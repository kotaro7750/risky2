==> flow/design.v <==
package BasicTypes;
  typedef logic [31:0] PC;
  typedef logic [31:0] BasicData;
  typedef logic [31:0] Instruction;
  typedef logic [4:0] RegAddr;
  typedef logic [31:0] MemAddr;
  typedef enum logic [3:0] {
    ALU_ADD,
    ALU_SUB,
    ALU_SLT,
    ALU_SLTU,
    ALU_XOR,
    ALU_OR,
    ALU_AND,
    ALU_SLL,
    ALU_SRL,
    ALU_SRA,
    ALU_JUMP,
    ALU_NONE
  } ALUCode;
  typedef enum logic [1:0] {
    OP_TYPE_NONE = 2'd0,
    OP_TYPE_REG  = 2'd1,
    OP_TYPE_IMM  = 2'd2,
    OP_TYPE_PC   = 2'd3
  } ALUOpType;
  typedef enum logic [2:0] {
    MULDIV_MUL,
    MULDIV_MULH,
    MULDIV_MULHSU,
    MULDIV_MULHU,
    MULDIV_DIV,
    MULDIV_DIVU,
    MULDIV_REM,
    MULDIV_REMU
  } MulDivCode;
  typedef struct packed {
    ALUCode aluCode;
    ALUOpType aluOp1Type;
    ALUOpType aluOp2Type;
  } ALUCtrl;
  typedef struct packed {
    logic wEnable;
    RegAddr rdAddr;
    logic isForwardable;
  } RDCtrl ;
  typedef enum logic [1:0]{
    BYPASS_NONE = 2'd0,
    BYPASS_EXEC = 2'd1,
    BYPASS_MEM = 2'd2
  } BypassCtrl;
  typedef enum logic [1:0] {
    MEM_NONE = 2'd0,
    MEM_BYTE = 2'd1,
    MEM_HALF = 2'd2,
    MEM_WORD = 2'd3
  } MemoryAccessWidth;
endpackage
module uart(
   uart_tx,      
   uart_wr_i,    
   uart_dat_i,   
   sys_clk_i,    
   sys_rstn_i     
);
  input uart_wr_i;
  input [7:0] uart_dat_i;
  input sys_clk_i;
  input sys_rstn_i;
  output uart_tx;
  reg [3:0] bitcount;
  reg [8:0] shifter;
  reg uart_tx;
  wire uart_busy = |bitcount[3:1];
  wire sending = |bitcount;
  reg [28:0] d;
  wire [28:0] dInc = d[28] ? (115200) : (115200 - 90000000);
  wire [28:0] dNxt = d + dInc;
  always @(posedge sys_clk_i or negedge sys_rstn_i) begin
    if (!sys_rstn_i) begin
        d <= 29'b0;
    end else begin
        d <= dNxt;
    end
  end
  wire ser_clk = ~d[28];  
  always @(posedge sys_clk_i or negedge sys_rstn_i)
  begin
    if (!sys_rstn_i) begin
      uart_tx <= 1;
      bitcount <= 0;
      shifter <= 0;
    end else begin
      if (uart_wr_i & ~uart_busy) begin
        shifter <= { uart_dat_i[7:0], 1'h0 };
        bitcount <= (1 + 8 + 2);
      end
      if (sending & ser_clk) begin
        { shifter, uart_tx } <= { 1'h1, shifter };
        bitcount <= bitcount - 1;
      end
    end
  end
endmodule
# Reports on uart
# What the tools print for uart, step after step.
# Lines are those of the file above, counted from 1.
# The mark n/a stands for no value.
# inputs
top	uart
clock	sys_clk_i
lib	sky130hd
corner	tt_025C_1v80

# Elaborated design
# Source: Yosys, flattened and elaborated, memories not mapped. Widths are those after wreduce. Registers that Yosys merges into a memory's read port (data or address) are not register bits. Print and check cells do not count. Equal cells are merged and count once.
# classes
addsub	2
mux	5
logic	4
reduce_logical	3
# op_table
operator	count
29-bit adder	1
29-bit 2-to-1 mux	1
9-bit 2-to-1 mux	2
4-bit 2-to-1 mux	2
4-bit by 1-bit subtractor with 4-bit output with constant B	1
4-bit OR reduction	1
3-bit OR reduction	1
1-bit AND	2
1-bit NOT	2
2-bit nonzero test	1
# bits
ff_bits	43
in_bits	11
output_inout_bits	1
wordCells	18

# Longest topological paths
# Longest topological path by Yosys (ltp), each cell counted once; first at word level (registers and memories cut), then after technology mapping (sequential cells cut; the memories' decode and read muxes count).
# depth
ltp_word	5
ABC_AREA	0
ltp_mapped	8
ltp_nobuf	8

# Mapped cells and area
# Yosys stat after the flow's synthesis: flattened, memories mapped to cells. It holds for the ABC_AREA given above (unset counts as 0); a run with the other value may have another netlist.
# The area totals of this step are shown rounded.
# types
type	count	area_total_um2
sky130_fd_sc_hd__dfrtp_1	35	875.84
sky130_fd_sc_hd__ha_1	14	175.168
sky130_fd_sc_hd__xnor2_1	12	105.101
sky130_fd_sc_hd__o21ai_0	18	90.086
sky130_fd_sc_hd__mux2i_1	8	80.077
sky130_fd_sc_hd__nand2_1	14	52.55
sky130_fd_sc_hd__xor2_1	6	52.55
sky130_fd_sc_hd__a31oi_1	6	37.536
sky130_fd_sc_hd__a21oi_1	6	30.029
sky130_fd_sc_hd__nand3_1	6	30.029
sky130_fd_sc_hd__o211ai_1	4	30.029
sky130_fd_sc_hd__dfstp_2	1	26.275
sky130_fd_sc_hd__inv_1	6	22.522
sky130_fd_sc_hd__nor2_1	6	22.522
sky130_fd_sc_hd__a211oi_4	1	20.019
sky130_fd_sc_hd__fa_1	1	20.019
sky130_fd_sc_hd__o211a_1	2	20.019
sky130_fd_sc_hd__nor2b_1	3	18.768
# Other cell types: 29; their cells: 38.
# mapped
cells	187
synth_area_um2	2002
seqArea_um2	902.1
ffs	36
buffers	3

# Timing after synthesis
# Path of least setup slack by OpenSTA after synthesis, without wires, with an ideal clock, recovery checks aside; 20% of the period is set as input and as output delay. Where synthesis merged equal registers, the netlist keeps one of their names.
# synth_path
path_type	reg2reg
startpoint	register d[28]
endpoint	register d[23]
period_ns	2.55
setup_ns	0.124
t_first_pin_ns	0.000
arrival_time_ns	2.044
required_ns	2.426
slack_ns	0.383
path_delay_ns	2.168
path_stages	9
path_buffers	0
synth_period_reached_ns	2.167
# "path_delay_ns" is the arrival time less input delay plus setup time.
# "path_stages": output pins that drive a net of the path, with the launching flip-flop's if there is one; two outputs of one cell count as two.
# "synth_period_reached_ns" is the clock period less the worst setup slack; recovery checks do not enter. This is arithmetic on one report: input and output delays are still those of the set period (20% each).
# The rows between start and end are the longest chain of elaborated cells between them; the timing report does not say that the signal goes this way. Where chains are equally long, one stands for them.
# A line is the first line of the expression or statement that the cell stems from. Yosys adds cells for indexed reads and writes and turns some case tables into memories.
# synth_between
cell_sequence	sky130_fd_sc_hd__dfrtp_1 -> sky130_fd_sc_hd__inv_1 -> sky130_fd_sc_hd__ha_1 -> sky130_fd_sc_hd__fa_1 -> sky130_fd_sc_hd__o21ai_0 -> sky130_fd_sc_hd__o211a_1 -> sky130_fd_sc_hd__o211ai_1 -> sky130_fd_sc_hd__o211a_1 -> sky130_fd_sc_hd__xor2_1
elab_chain_len	2
cone_cells	2
lines_between	2
classes_between	add/sub (1); mux (1)
# synth_rtl
item	line_no	source
start, declared	76	reg [28:0] d;
start, assigned	81	d <= 29'b0;
start, assigned	83	d <= dNxt;
29-bit 2-to-1 mux	77	wire [28:0] dInc = d[28] ? (115200) : (115200 - 90000000);
29-bit adder	78	wire [28:0] dNxt = d + dInc;
end, assigned	81
end, assigned	83
end, declared	76

# Worst path after layout
# Path of least setup slack in the final report of flow run A (OpenROAD, finished layout, wires in). Where an end is a register, its clock arrival counts in the times.
# layout_path
path_type	reg2reg
startpoint	register d[28]
endpoint	register d[21]
period_ns	3.73
setup_ns	0.07
t_first_pin_ns	0.28
arrival_time_ns	2.75
required_ns	3.94
slack_ns	1.19
path_stages	9
path_buffers	0
# The rows between start and end are the longest chain of elaborated cells between them; the timing report does not say that the signal goes this way. Where chains are equally long, one stands for them.
# layout_between
cell_sequence	sky130_fd_sc_hd__dfrtp_1 -> sky130_fd_sc_hd__inv_1 -> sky130_fd_sc_hd__ha_1 -> sky130_fd_sc_hd__fa_1 -> sky130_fd_sc_hd__o21ai_0 -> sky130_fd_sc_hd__o211a_1 -> sky130_fd_sc_hd__o21a_1 -> sky130_fd_sc_hd__nand3b_1 -> sky130_fd_sc_hd__xnor2_1
elab_chain_len	2
cone_cells	2
lines_between	2
classes_between	add/sub (1); mux (1)
# layout_rtl
item	line_no	source
start, declared	76	reg [28:0] d;
start, assigned	81	d <= 29'b0;
start, assigned	83	d <= dNxt;
29-bit 2-to-1 mux	77	wire [28:0] dInc = d[28] ? (115200) : (115200 - 90000000);
29-bit adder	78	wire [28:0] dNxt = d + dInc;
end, assigned	81
end, assigned	83
end, declared	76

# Stored flow runs of uart (2 of them; Yosys, OpenROAD, sky130hd). They differ in their settings and are not a sequence. Constraints: input delay and output delay 20% of the set period each, output load 0.01 pF.
# "achieved_clock_period_ns" means the clock period less the worst setup slack. The figure is calculated, with input and output delays left at 20% of the set period.
# By "timing.worst_path_ns" is meant the share of the clock period that the worst setup path is allowed (20% is reserved at inputs, 20% at outputs), minus its slack. Clock arrival times at its registers enter into it.
# "fin_power_uw" rests on the timing tool's default activity at the inputs, not on a simulated workload.
# Values from the reports are rounded here.
# Among the settings, - means not set for that run.
# Among the results, - means that no value is shown for the run.
run	period_ns	CORE_UTILIZATION	PLACE_DENSITY_LB_ADDON	HOLD_SLACK_MARGIN	GPL_TIMING_DRIVEN	CAP_MARGIN	CORE_MARGIN	SLEW_MARGIN	CORE_ASPECT_RATIO	CELL_PAD_IN_SITES_GLOBAL_PLACEMENT	CELL_PAD_IN_SITES_DETAIL_PLACEMENT	CTS_CLUSTER_DIAMETER	MAX_ROUTING_LAYER	fin_power_uw	final_setup_tns_ns	achieved_clock_period_ns	die_um2	finish.stdcell_area_um2	worst_setup_slack_ns	timing.worst_path_ns	critical_path_kind	util_pct	hold_worst_slack_ns	synthArea_um2
flow run A	3.73	38	0.1	-0.05	1	20	2	20	-	-	-	-	-	867.1	0.000	2.543	5864	2313	1.187	2.54	reg2reg	45.3	0.486	2002
flow run B	2.05	64	-	-	1	20	2	20	1.52	3	1	315	met5	-	-	-	-	-	-	-	-	-	-	-
# Flow run B: incomplete, placement halted on GPL-0301
